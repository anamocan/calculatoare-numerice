==> flow/design.v <==
module ffd (
    input  wire clk,        
    input  wire rst,        
    input  wire en,         
    input  wire d,          
    output reg  q           
);
    always @(posedge clk or posedge rst) begin
        if (rst)
            q <= 1'b0;
        else if (en)
            q <= d;
    end
endmodule
module reg19 (
    input  wire         clk,
    input  wire         rst,
    input  wire         en,
    input  wire         load,
  input  wire [18:0]  d,
  output wire [18:0]  q
);
  reg [18 : 0] test;
    genvar i;
    generate
      for (i = 0; i < 19; i = i + 1) begin : ff_array
            ffd u_ffd (
                .clk(clk),
                .rst(rst),
                .en(en & load),
                .d(d[i]),
                .q(q[i])
            );
        end
    endgenerate
  assign test = q;
endmodule
module block(
  input wire en,
  input wire en_change,
  input wire en_alloc,
  input wire [18:0]tag,
  input wire clk,
  input wire rst,
  output dirty,
  output valid,
  output [18:0]tag_out);
  ffd dir(.en(en&en_change), .clk(clk), .rst(rst), .q(dirty), .d(1'b1));
  ffd val(.en(en&en_alloc), .d(1'b1) , .clk(clk), .rst(rst), .q(valid));
  reg19 tg(.clk(clk), .rst(rst), .en(en), .load(en_alloc), .d(tag), .q(tag_out));
endmodule
module t_flipflop (
  input wire clk,
  input wire rst,
  input wire en,
  input wire t,
  output reg q,
  output wire q_bar
);
  always @(posedge clk) begin
    if (rst)
      q <= 0;
    else if (en && t)
      q <= ~q;
  end
  assign q_bar = ~q;
endmodule
module set(
  input wire clk,
  input wire rst,
  input wire en_change,
  input wire en_evict,
  input wire en_alloc,
  input wire en,
  input wire [18:0] tag,
  input wire en_check,
  output wire hit_out,
  output wire drty,
  output wire val
);
  wire [2:0] q_bar;
  wire [2:0] q;
  wire [3:0] valid;
  wire [3:0] dirty;
  wire [18:0] tag_outs [3:0];
  reg hit;
  t_flipflop first  (.clk(clk), .rst(rst), .en(en & en_alloc), .t(1'b1), .q(q[0]), .q_bar(q_bar[0]));
  t_flipflop second (.clk(clk), .rst(rst), .en(q_bar[0] & en & en_alloc), .t(1'b1), .q(q[1]), .q_bar(q_bar[1]));
  t_flipflop third  (.clk(clk), .rst(rst), .en(~q_bar[0] & en & en_alloc), .t(1'b1), .q(q[2]), .q_bar(q_bar[2]));
  block blk1 (
    .clk(clk), .rst(rst), .en_change(en_change), .en_alloc(en_alloc),
    .tag(tag), .en(q_bar[0] & q_bar[1] & en & en_alloc),
    .dirty(dirty[0]), .valid(valid[0]), .tag_out(tag_outs[0])
  );
  block blk2 (
    .clk(clk), .rst(rst), .en_change(en_change), .en_alloc(en_alloc),
    .tag(tag), .en(q_bar[0] & ~q_bar[1] & en & en_alloc),
    .dirty(dirty[1]), .valid(valid[1]), .tag_out(tag_outs[1])
  );
  block blk3 (
    .clk(clk), .rst(rst), .en_change(en_change), .en_alloc(en_alloc),
    .tag(tag), .en(~q_bar[0] & q_bar[2] & en & en_alloc),
    .dirty(dirty[2]), .valid(valid[2]), .tag_out(tag_outs[2])
  );
  block blk4 (
    .clk(clk), .rst(rst), .en_change(en_change), .en_alloc(en_alloc),
    .tag(tag), .en(~q_bar[0] & ~q_bar[2] & en & en_alloc),
    .dirty(dirty[3]), .valid(valid[3]), .tag_out(tag_outs[3])
  );
  always @(*) begin
    if ((tag == tag_outs[0]) && valid[0]) hit = 1;
    else if ((tag == tag_outs[1]) && valid[1]) hit = 1;
    else if ((tag == tag_outs[2]) && valid[2]) hit = 1;
    else if ((tag == tag_outs[3]) && valid[3]) hit = 1;
    else hit = 0;
  end
  assign hit_out = hit & en_check;
  assign drty = dirty[0] | dirty[1] | dirty[2] | dirty[3];
  assign val = valid[0] | valid[1] | valid[2] | valid[3];
endmodule
module fsm
  (
    input clk, rst,
    input v, hit, write, read, miss, dirty, valid,
    output reg rdy, lru, change, check, alloc
  );
  localparam IDLE = 3'd0;
  localparam CHECK = 3'd1;
  localparam WRITE_HIT = 3'd2;
  localparam READ_HIT = 3'd3;
  localparam READ_MISS = 3'd4;
  localparam WRITE_MISS = 3'd5;
  localparam EVICT = 3'd6;
  localparam ALLOC = 3'd7;
  reg[2:0] st;
  reg[2:0] st_nxt;
  always@(*)
    case(st)
      IDLE: if(!v) st_nxt = IDLE;
      else if (v) st_nxt = CHECK;
      CHECK: if(hit & write) st_nxt = WRITE_HIT;
      else if (hit & read) st_nxt = READ_HIT;
      else if (miss & write) st_nxt = WRITE_MISS;
      else if (miss & read) st_nxt = READ_MISS;
      WRITE_HIT: if(rdy) st_nxt = IDLE;
      READ_HIT: if(rdy) st_nxt = IDLE;
      READ_MISS: if(valid & dirty) st_nxt = EVICT;
      else if(!valid * !dirty) st_nxt = ALLOC;
      WRITE_MISS: if(valid & dirty) st_nxt = EVICT;
      else if(!valid * !dirty) st_nxt = ALLOC;
      EVICT: st_nxt = ALLOC;
      ALLOC: if(rdy) st_nxt = IDLE;
    endcase
  always@(*) begin
    rdy = 1'd0;
    lru = 1'd0;
    change = 1'd0;
    check = 1'd0;
    alloc = 1'd0;
    case(st)
      IDLE: if(valid) {check,rdy} = 1'd1;
      CHECK: if(hit&write) check = 1'd1;
      else if (hit&read) rdy = 1'd1;
      else if (read&miss) {lru, change} = 1'd1;
      else if (write&miss) {lru, change} = 1'd1;
      WRITE_HIT: rdy = 1'b1;
      READ_HIT : rdy = 1'b1;
      READ_MISS : if(valid & dirty)lru = 0;
      else if ( !valid*!dirty) alloc = 1'd1;
      WRITE_MISS: if(valid & dirty) {lru, change} = 1'd1;
      else if (!valid * !dirty) change = 1'd1;
      ALLOC: rdy = 1'd1;
    endcase
  end
  always@(posedge clk or posedge rst)
    if(rst) begin 
      st<=IDLE;
      st_nxt = IDLE;
    end
  	else st<= st_nxt;
endmodule
module cache_controller (
    input wire clk,
    input wire rst,
    input wire [31:0] addr,
    input wire read,
    input wire write,
    output wire ready
);
    wire [6:0] index;          
    wire [18:0] tag;           
    assign index = addr[13:7];      
    assign tag   = addr[31:13];     
    wire [127:0] set_select;
    assign set_select = 128'b1 << index;
    wire [127:0] hit_outs;
    wire [127:0] drty_outs;
    wire [127:0] val_outs;
    wire hit, dirty, valid;
    wire [6:0] i = index;
    assign hit   = hit_outs[i];
    assign dirty = drty_outs[i];
    assign valid = val_outs[i];
    wire check, alloc, change, lru, rdy;
    reg v, h, miss;
    always @(*) begin
        v    = read | write;
        h    = hit;
        miss = ~hit;
    end
    set cache_sets [127:0] (
        .clk(clk),
        .rst(rst),
        .en_change({128{change}} & set_select),
        .en_evict({128{lru}} & set_select),
        .en_alloc({128{alloc}} & set_select),
        .en({128{1'b1}}),
        .tag({128{tag}}),
        .en_check({128{check}} & set_select),
        .hit_out(hit_outs),
        .drty(drty_outs),
        .val(val_outs)
    );
    fsm control_unit (
        .clk(clk),
        .rst(rst),
        .v(v),
        .hit(h),
        .write(write),
        .read(read),
        .miss(miss),
        .dirty(dirty),
        .valid(valid),
        .rdy(rdy),
        .lru(lru),
        .change(change),
        .check(check),
        .alloc(alloc)
    );
    assign ready = rdy;
endmodule
[Reports on set]
The steps from the RTL of set to its reports follow in flow order.
Line numbers count from 1 in the design file above.
Operators carry their Yosys type and port widths (W data, S select, Z words).
Library cell names are shortened.
A cell with - has no value.
Inputs
  design top: set
  clock input: clk
  cell library: sky130hd
  timing corner: tt_025C_1v80

[Word level]
Yosys after proc, flatten, opt, wreduce and memory -nomap, before mapping. Enables and synchronous resets that opt folds into registers are not counted as muxes. Print and check cells are not counted. Equal cells are merged and count once.
Operators by class
  mux-type cells: 4
  bitwise logic cells: 35
  eq/ne operators: 4
  reduce/logical cells: 4
Operators by type and width (count)
  $eq A19 B19 Y1: 4
  $and A1 B1 Y1: 26
  $or A1 B1 Y1: 6
  $logic_and A1 B1 Y1: 4
  $mux W1: 4
  $not A1 Y1: 3
Storage and ports
  cells after elaboration: 134
  register bits: 87
  input bits: 26
  output and inout bits: 3

[Depth]
Depth = most cells in a row (Yosys ltp): at word level without a register or memory, in the mapped netlist without a sequential cell, where the memories' decode and read muxes count.
Logic depth
  depth after elaboration: 7
  ABC_AREA: 0
  gate-level depth with buffers: 6
  mapped depth without buffers: 5

[After synthesis]
The flow's flattened synthesis, as Yosys stat reports it; memories are mapped. The netlist is that of the ABC_AREA named above (0 if unset); the other value can give another one.
Synthesis totals
  mapped cells: 321
  buffers: 28
  flip-flops: 87
  sequential area: 2162.1 µm²
  chip area (Yosys): 4291.6 µm²
Cell types
  dfrtp_1: count 84, area in all 2.1E+03 µm²
  mux2_2: count 59, area in all 664.387 µm²
  xor2_1: count 49, area in all 429.162 µm²
  mux2_4: count 17, area in all 255.245 µm²
  xnor2_1: count 29, area in all 253.994 µm²
  buf_6: count 12, area in all 135.13 µm²
  nor4_1: count 12, area in all 75.072 µm²
  buf_2: count 13, area in all 65.062 µm²
  dfxtp_1: count 3, area in all 60.058 µm²
  nand4_1: count 9, area in all 56.304 µm²
  nand3_1: count 5, area in all 25.024 µm²
  nor3_1: count 5, area in all 25.024 µm²
  buf_4: count 3, area in all 22.522 µm²
  o21bai_1: count 3, area in all 22.522 µm²
  nand2b_1: count 3, area in all 18.768 µm²
  or4_1: count 2, area in all 15.014 µm²
  nand2_1: count 3, area in all 11.261 µm²
  nor2_1: count 3, area in all 11.261 µm²
Not listed: further types 6, cells in them 7.
The figures by module come from a second, unflattened synthesis with its own total; it is not the netlist above.
Second synthesis, totals
  cell total of the unflattened synthesis: 399
  area (unflattened synthesis): 4820.9 µm²
Rows give one instance, submodules left out.
Modules
  ffd: sequential area 25.0 µm², cells 3, area 43.8 µm², instances 84
  set: sequential area 0.0 µm², cells 116, area 902.1 µm², instances 1
  t_flipflop: sequential area 20.0 µm², cells 5, area 50.0 µm², instances 3
  block: sequential area 0.0 µm², cells 3, area 16.3 µm², instances 4
  reg19: sequential area 0.0 µm², cells 1, area 6.3 µm², instances 4

[Path before layout]
Source: OpenSTA report_checks on the synthesized netlist (no wires, ideal clock, input and output delay 20% of the period each), path of least setup slack; recovery checks are left aside. Register names are those of the netlist, which keeps one name where synthesis merged equal registers.
Timing path post-synthesis
  path kind: input to output
  from: in tag[16]
  to: out hit_out
  launch time at the first pin: 0.330 ns
  output delay: 0.330 ns
  data arrival time: 1.352 ns
  period: 1.65 ns
  external input delay: 0.330 ns
  buffers on the path: 1
  stages on the path: 6
  setup slack: -0.032 ns
  path delay: 1.022 ns
  synthesis period reached: 1.682 ns
"path delay" = arrival - input delay + setup time.
A path that ends at an output port has no setup time.
"stages on the path" counts driving pins, that of a launching flip-flop among them; a cell with two outputs on the path counts twice.
"synthesis period reached" = period - worst setup slack (recovery checks aside). The figure is calculated, with input and output delays left at 20% of the set period.
Between the ends stands the longest chain of elaborated cells between them, by number of cells; it is not shown to be the way that was timed. Of several equally long chains one is given.
A line is the first line of the expression or statement that the cell stems from. Yosys adds cells for indexed reads and writes and turns some case tables into memories.
On the way, post-synthesis
  path through: buf_2 xor2_1 nor4_1 nand3_1 nor3_1 o41a_1
  length of the longest elaborated chain: 7
  elaborated cells between the ends (all ways): 13
  RTL lines with such cells: 5
  those cells by class: 4 x eq/ne; 4 x mux; 1 x logic; 4 x reduce/logical
RTL lines, path post-synthesis
  start, declared: RTL line 75  | input wire [18:0] tag,
  $eq A19 B19 Y1: RTL line 114  | else if ((tag == tag_outs[3]) && valid[3]) hit = 1;
  $logic_and A1 B1 Y1: RTL line 114
  $mux W1: RTL line 114
  $mux W1: RTL line 113  | else if ((tag == tag_outs[2]) && valid[2]) hit = 1;
  $mux W1: RTL line 112  | else if ((tag == tag_outs[1]) && valid[1]) hit = 1;
  $mux W1: RTL line 111  | if ((tag == tag_outs[0]) && valid[0]) hit = 1;
  $and A1 B1 Y1: RTL line 117  | assign hit_out = hit & en_check;
  end, declared: RTL line 77  | output wire hit_out,

[Timing after layout]
From the final timing report of run 1: the path of least setup slack in the routed layout; clock arrival at registers is part of the times.
Timing path after layout
  path kind: input to output
  from: in tag[11]
  to: out hit_out
  output delay: 0.25 ns
  data arrival time: 1.97 ns
  stages on the path: 8
  buffers on the path: 3
  period: 1.23 ns
  launch time at the first pin: 0.25 ns
  external input delay: 0.25 ns
  setup slack: -0.99 ns
Between the ends stands the longest chain of elaborated cells between them, by number of cells; it is not shown to be the way that was timed. Of several equally long chains one is given.
On the way, after layout
  path through: clkdlybuf4s50_1 buf_4 xor2_1 nor4_1 nand3_2 nor3_2 o41a_1 buf_2
  length of the longest elaborated chain: 7
  elaborated cells between the ends (all ways): 13
  RTL lines with such cells: 5
  those cells by class: 4 x eq/ne; 4 x mux; 1 x logic; 4 x reduce/logical
RTL lines, path after layout
  start, declared: RTL line 75  | input wire [18:0] tag,
  $eq A19 B19 Y1: RTL line 114  | else if ((tag == tag_outs[3]) && valid[3]) hit = 1;
  $logic_and A1 B1 Y1: RTL line 114
  $mux W1: RTL line 114
  $mux W1: RTL line 113  | else if ((tag == tag_outs[2]) && valid[2]) hit = 1;
  $mux W1: RTL line 112  | else if ((tag == tag_outs[1]) && valid[1]) hit = 1;
  $mux W1: RTL line 111  | if ((tag == tag_outs[0]) && valid[0]) hit = 1;
  $and A1 B1 Y1: RTL line 117  | assign hit_out = hit & en_check;
  end, declared: RTL line 77  | output wire hit_out,

Appendix: measured runs

set through Yosys and OpenROAD on sky130hd: 2 stored runs, unordered, with their settings and measured results. The constraints put input and output delay at 20% of the set period each and load the outputs with 0.01 pF.
"worst setup path time (ns)" is the time allowed to the run's worst setup path (the clock period less input and output delay, where it has them) less its slack. Clock arrival times count: a late capture clock shortens it, a late launch clock lengthens it.

Flow files of run 1
==> flow/run.sh <==
#!/bin/bash
# the make line also repeats the synthesis and layout settings of config.mk as NAME=value (left out here)
make -C /OpenROAD-flow-scripts/flow DESIGN_CONFIG=/design/flow/config.mk WORK_HOME=/design/flow/orfs CLKGATE_MAP_FILE= finish
==> flow/config.mk <==
export PLATFORM = sky130hd
export DESIGN_NAME = set
export DESIGN_NICKNAME = set
export VERILOG_FILES = /design/flow/design.v
export SDC_FILE = /design/flow/constraint.sdc
export NUM_CORES = 4
export LEC_CHECK = 0
export ABC_AREA = 0
export CAP_MARGIN = 20
export CELL_PAD_IN_SITES_DETAIL_PLACEMENT = 1
export CORE_ASPECT_RATIO = 1.1
export CORE_MARGIN = 9
export CORE_UTILIZATION = 20
export GPL_ROUTABILITY_DRIVEN = 1
export MAX_ROUTING_LAYER = met5
export PLACE_DENSITY = 0.5
export SLEW_MARGIN = 30
export TNS_END_PERCENT = 25
==> flow/constraint.sdc <==
create_clock -name core_clock -period 1.23 [get_ports {clk}]
set_input_delay 0.2460 -clock core_clock [delete_from_list [all_inputs] [get_ports {clk}]]
set_output_delay 0.2460 -clock core_clock [all_outputs]
set_load 0.01 [all_outputs]

report of run 1
yosys chip area after synthesis (um^2): 4291.6
finish__design__die__area: 27061.7
finish__design__instance__utilization: 0.2822
finish__timing__setup__ws: -0.985
finish__timing__hold__ws: 0.289
worst setup path time (ns): 1.72
worst setup path kind: input to output

Flow files of run 2
==> flow/run.sh <==
#!/bin/bash
# the make line also repeats the synthesis and layout settings of config.mk as NAME=value (left out here)
make -C /OpenROAD-flow-scripts/flow DESIGN_CONFIG=/design/flow/config.mk WORK_HOME=/design/flow/orfs CLKGATE_MAP_FILE= finish
==> flow/config.mk <==
export PLATFORM = sky130hd
export DESIGN_NAME = set
export DESIGN_NICKNAME = set
export VERILOG_FILES = /design/flow/design.v
export SDC_FILE = /design/flow/constraint.sdc
export NUM_CORES = 4
export LEC_CHECK = 0
export ABC_AREA = 1
export CAP_MARGIN = 20
export CORE_ASPECT_RATIO = 0.83
export CORE_MARGIN = 2
export CORE_UTILIZATION = 63
export CTS_CLUSTER_SIZE = 15
export PLACE_DENSITY_LB_ADDON = 0.24
export SETUP_SLACK_MARGIN = 0.03
export SLEW_MARGIN = 20
==> flow/constraint.sdc <==
create_clock -name core_clock -period 1.5 [get_ports {clk}]
set_input_delay 0.3000 -clock core_clock [delete_from_list [all_inputs] [get_ports {clk}]]
set_output_delay 0.3000 -clock core_clock [all_outputs]
set_load 0.01 [all_outputs]

report of run 2
yosys chip area after synthesis (um^2): 4371.7
finish__design__die__area: 7624.3
finish__design__instance__utilization: 0.7922
finish__timing__setup__ws: -0.502
finish__timing__hold__ws: 0.386
worst setup path time (ns): 1.70
worst setup path kind: register to output
